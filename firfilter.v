==> flow/design.v <==
module filter (clock, reset, mclk, sclk, lrck, seq, l_codec_to_fpga, r_codec_to_fpga ,l_fpga_to_codec , r_fpga_to_codec) ;
parameter COUNTER_DEPTH1 = 7'd10 ;
parameter ARRAY_WIDTH = 7'd20;
parameter COEFF_WIDTH = 10'd8;
parameter divisor = 2'd11;
parameter coeff1 = 8'hF4 ;
parameter coeff2 = 8'hFC ; 
parameter coeff3 = 8'h18 ;  
parameter coeff4 = 8'h33 ;
input clock, reset, mclk, sclk, lrck ;
input [COUNTER_DEPTH1:0] seq ;
input [ARRAY_WIDTH-1:0] l_codec_to_fpga , r_codec_to_fpga ;
output [ARRAY_WIDTH-1:0] l_fpga_to_codec , r_fpga_to_codec ;
reg [ARRAY_WIDTH:0] l_tap1, l_tap2, l_tap3, l_tap4 ;
reg [ARRAY_WIDTH:0] r_tap1, r_tap2, r_tap3 , r_tap4 ;
reg [ARRAY_WIDTH:0] r_tap5, r_tap6, r_tap7 , r_tap8 ;
reg [19:0] l_factor1, l_factor2, l_factor3 , l_factor4;
reg [19:0] r_factor1, r_factor2, r_factor3 , r_factor4 ,temp ;
reg [19:0] r_factor5, r_factor6, r_factor7 , r_factor8 ;
reg [ARRAY_WIDTH-1:0] l_fpga_to_codec , r_fpga_to_codec ;
reg [19:0] l_temp , r_temp;
reg [19:0] r_temp2 , r_temp3 ;
mult_tc            m1 (coeff1, r_tap1[19:12] ,r_factor1[19:4]);
mult_tc            m2 (coeff2, r_tap2[19:12] ,r_factor2[19:4]);
mult_tc            m3 (coeff3, r_tap3[19:12] ,r_factor3[19:4]);
mult_tc            m4 (coeff4, r_tap4[19:12] ,r_factor4[19:4]);
mult_tc            m5 (coeff4, r_tap5[19:12] ,r_factor5[19:4]);
mult_tc            m6 (coeff3, r_tap6[19:12] ,r_factor6[19:4]);
mult_tc            m7 (coeff2, r_tap7[19:12] ,r_factor7[19:4]);
mult_tc            m8 (coeff1, r_tap8[19:12] ,r_factor8[19:4]);
always @ (negedge lrck)
begin
if (reset == 1'b1 )
begin
	l_fpga_to_codec [ARRAY_WIDTH-1:0] <=  0 ; 
end  
end  
always @ (posedge lrck)
begin
if (reset )
begin
	r_tap1 <= {r_codec_to_fpga[ARRAY_WIDTH-2] ,r_codec_to_fpga[ARRAY_WIDTH-2] , r_codec_to_fpga[ARRAY_WIDTH-2:0]}	;
	r_tap2 <= r_tap1 	;
	r_tap3 <= r_tap2 	;
	r_tap4 <= r_tap3	;
	r_tap5 <= r_tap4 	;
	r_tap6 <= r_tap5 	;
	r_tap7 <= r_tap6	;
	r_tap8 <= r_tap7	;
	r_temp  <= ( (r_factor1  + r_factor2)  + (r_factor3  + r_factor4) + (r_factor5  + r_factor6)  + (r_factor7  + r_factor8)) ;
	r_fpga_to_codec [ARRAY_WIDTH-1:0] <=   {r_temp [19:0] }; 
end  
end  
endmodule 
 module mult_tc(a,b,product);
 parameter       a_width = 8;
 parameter       b_width = 8;
 input   [a_width-1:0]   a;
 input   [b_width-1:0]   b;
 output  [a_width+b_width-1:0]   product;
 wire    sign;
 wire    [a_width-1:0]   temp_a;
 wire    [b_width-1:0]   temp_b;
 wire    [a_width+b_width-1:0]   long_temp;
 assign sign = a[a_width-1] ^ b[b_width-1];  
 assign temp_a = (a[a_width-1] == 1'b1)? ~(a - 1'b1) : a;   
 assign temp_b = (b[b_width-1] == 1'b1)? ~(b - 1'b1) : b;   
 assign long_temp = temp_a * temp_b; 
 assign product = (sign == 1'b1) ? ~(long_temp - 1'b1) : long_temp;   
 endmodule
# Tool chain data of filter
# Tool output for the design above, in the order of the flow.
# Line numbers count from 1 in the design file above.
# Operators carry their Yosys type and port widths (W data, S select, Z words).
# Cell names lack the library's common part.
# Not given: n/a
# design
top,filter
clock_port,lrck
lib,sky130hd
corner,tt_025C_1v80

# Word-level counts
# Counts by Yosys on the flattened word-level netlist (proc, flatten, opt, wreduce; memories kept). Register bits leave out memories and registers merged into their read ports (data or address); mux counts leave out enables and synchronous resets folded into registers. Print and check cells are left out. Cells with the same type and inputs are merged into one.
# bits
output_inout_bits,40
input_bits,56
word_cells,71
reg_bits,192
# op_classes
muxes,16
logic,16
n_addsub,23
mul,6
# ops
operator,count
$mul A6 B8 Y14 const A,2
$add A20 B20 Y20,7
$not A16 Y16,8
$mux W16,8
$sub A16 B1 Y16 const B,6
$mul A2 B8 Y10 const A,4
$sub A8 B1 Y8 const B,8
$not A8 Y8,8
$mux W8,8
$sub A10 B1 Y11 const B,2

# Logic depth
# Longest topological path by Yosys (ltp), each cell counted once; first at word level (registers and memories cut), then after technology mapping (sequential cells cut; the memories' decode and read muxes count).
# depth
word_depth,11
ABC_AREA,1
ltp_mapped,46
ltp_nobuf,46

# Synthesis result
# Yosys stat after the flow's synthesis: flattened, memories mapped to cells. It holds for the ABC_AREA given above (unset counts as 0); a run with the other value may have another netlist.
# synth_totals
stdcells,1445
flip_flops,88
sequential_area_um2,2642.5
area_um2,11598.6
buffers,38
# types
type,count,type_area_um2
edfxtp_1,88,2.64E+03
fa_1,89,1.78E+03
ha_1,142,1.78E+03
inv_1,326,1.22E+03
nand2_1,292,1.1E+03
xor2_1,64,560.538
nor2_1,99,371.606
xnor2_1,42,367.853
nand3_1,72,360.346
a21oi_1,43,215.206
o21ai_0,42,210.202
buf_4,24,180.173
nand4_1,15,93.84
nand2_2,14,87.584
nand3b_1,9,67.565
nand3_2,6,60.058
o31ai_1,7,52.55
nor3_1,10,50.048
# Not listed: further types 22, cells in them 61.

# Path before layout
# Path of least setup slack by OpenSTA after synthesis, without wires, with an ideal clock, recovery checks aside; 20% of the period is set as input and as output delay. Where synthesis merged equal registers, the netlist keeps one of their names.
# synth_path
path_type,reg-to-reg
start,reg (no name shown)
end,reg r_temp[19]
tclk_ps,8950
stages,46
t_arrival_ps,7611
required_ps,8698
n_path_buf,0
setup_time_ps,252
path_slack_ps,1086
launch_ps,0
path_delay_ps,7863
synth_period_reached_ps,7864
# "path_delay_ps" is the arrival time less input delay plus setup time.
# "stages" counts driving pins, that of a launching flip-flop among them; a cell with two outputs on the path counts twice.
# "synth_period_reached_ps" is the clock period less the worst setup slack; recovery checks do not enter. This is arithmetic on one report: input and output delays are still those of the set period (20% each).
# The rows between start and end are the longest chain of elaborated cells between them; the timing report does not say that the signal goes this way. Where chains are equally long, one stands for them.
# A line is the first line of the expression or statement that the cell stems from. Yosys adds cells for indexed reads and writes and turns some case tables into memories.
# synth_between
cell_sequence,edfxtp_1 > inv_1 > ha_1 > or2_2 > o21ai_0 > inv_1 > ha_1 > inv_1 > fa_1 > fa_1 > inv_1 > ha_1 > a21oi_1 > nand2_1 > nand2_1 > nand2_1 > nand2_1 > nand2_1 > [10 not listed] > inv_1 > fa_1 > inv_1 > ha_1 > a21oi_1 > o21ai_0 > a21oi_1 > nor2_1 > o21ai_0 > nand2_1 > nand2_1 > nand2_1 > a21oi_1 > inv_1 > nand3_1 > nand2_1 > nand2_1 > nand2_1
elab_chain_cells,11
cone_cells,11
cone_lines,4
classes_between,add/sub: 6; mul: 1; mux: 2; logic: 2
# synth_lines
item,line,source
$sub A8 B1 Y8,67,assign temp_b = (b[b_width-1] == 1'b1)? ~(b - 1'b1) : b;
$not A8 Y8,67,
$mux W8,67,
$mul A6 B8 Y14,68,assign long_temp = temp_a * temp_b;
$sub A16 B1 Y16,69,
$not A16 Y16,69,
$mux W16,69,
$add A20 B20 Y20 x4,50,r_temp <= ( (r_factor1 + r_factor2) + (r_factor3 + r_factor4) + (r_factor5 + r_factor6) + (r_factor7 + r_facto ...
end: assignment,50,
end: declaration,21,"reg [19:0] l_temp , r_temp;"

# Worst path after layout
# From the final timing report of record 1: the path of least setup slack in the routed layout; clock arrival at registers is part of the times.
# The path's times are printed in steps of 10 ps; the period is the one set.
# layout_path
path_type,reg-to-reg
start,reg (no name shown)
end,reg r_temp[19]
tclk_ps,9780
t_arrival_ps,8020
setup_time_ps,250
stages,44
path_slack_ps,1880
required_ps,9900
launch_ps,370
n_path_buf,3
# The rows between start and end are the longest chain of elaborated cells between them; the timing report does not say that the signal goes this way. Where chains are equally long, one stands for them.
# layout_between
cell_sequence,edfxtp_1 > inv_2 > ha_2 > or2_4 > o21ai_4 > inv_2 > ha_4 > inv_2 > fa_1 > fa_1 > inv_2 > ha_4 > nand2_4 > inv_2 > nand2_1 > nand3_1 > nand2_1 > and2_4 > [8 not listed] > inv_2 > fa_1 > inv_2 > fa_1 > inv_1 > fa_1 > inv_1 > ha_4 > o21ai_1 > nand2_1 > nand2_1 > nand2_1 > a21oi_2 > inv_1 > nand3_2 > buf_4 > nand3_1 > nand2_2
elab_chain_cells,11
cone_cells,11
cone_lines,4
classes_between,add/sub: 6; mul: 1; mux: 2; logic: 2
# layout_lines
item,line,source
$sub A8 B1 Y8,67,assign temp_b = (b[b_width-1] == 1'b1)? ~(b - 1'b1) : b;
$not A8 Y8,67,
$mux W8,67,
$mul A6 B8 Y14,68,assign long_temp = temp_a * temp_b;
$sub A16 B1 Y16,69,
$not A16 Y16,69,
$mux W16,69,
$add A20 B20 Y20 x4,50,r_temp <= ( (r_factor1 + r_factor2) + (r_factor3 + r_factor4) + (r_factor5 + r_factor6) + (r_factor7 + r_facto ...
end: assignment,50,
end: declaration,21,"reg [19:0] l_temp , r_temp;"

# Top module filter; platform sky130hd; tools Yosys and OpenROAD; 2 stored runs in no particular order. Input and output delays are each 20% of the period that was set; the output load is 0.01 pF.
# "timing.achieved_period_ps": clock period set for the run, less the worst setup slack. It is reckoned from that one timing run; input and output delays stay at 20% of the period that was set.
# "timing.worst_path_ps" means the part of the period allowed to the worst setup path (the constraints hold back 20% at inputs and 20% at outputs) less its slack; where the path has registers, the arrival times of their clocks count too.
# "timing.worst_path_ps" is known to 10 ps.
# Settings: . = not set for that run.
run name,period_ns,CORE_UTILIZATION,SETUP_SLACK_MARGIN,PLACE_DENSITY_LB_ADDON,HOLD_SLACK_MARGIN,CORE_ASPECT_RATIO,CORE_MARGIN,CELL_PAD_IN_SITES_DETAIL_PLACEMENT,TNS_END_PERCENT,ABC_AREA,GPL_ROUTABILITY_DRIVEN,CAP_MARGIN,SLEW_MARGIN,yosys.chip_area_um2,design_die_area_um2,cell_area_final_um2,utilization_frac,timing.setup.ws_ps,tns_setup_ps,holdWs_ps,timing.achieved_period_ps,timing.worst_path_ps,worstPathKind
record 1,9.78,22,2.03,0.2,0.04,0.86,9,1,20,1,0,20,20,11598.6,61333.9,13646.8,0.264,1879,0,420,7901,7900,reg-to-reg
record 2,7.62,40,.,.,.,.,2,.,.,.,.,20,20,10861.7,28488.4,13295.3,0.496,-320,-919,419,7940,7940,reg-to-reg
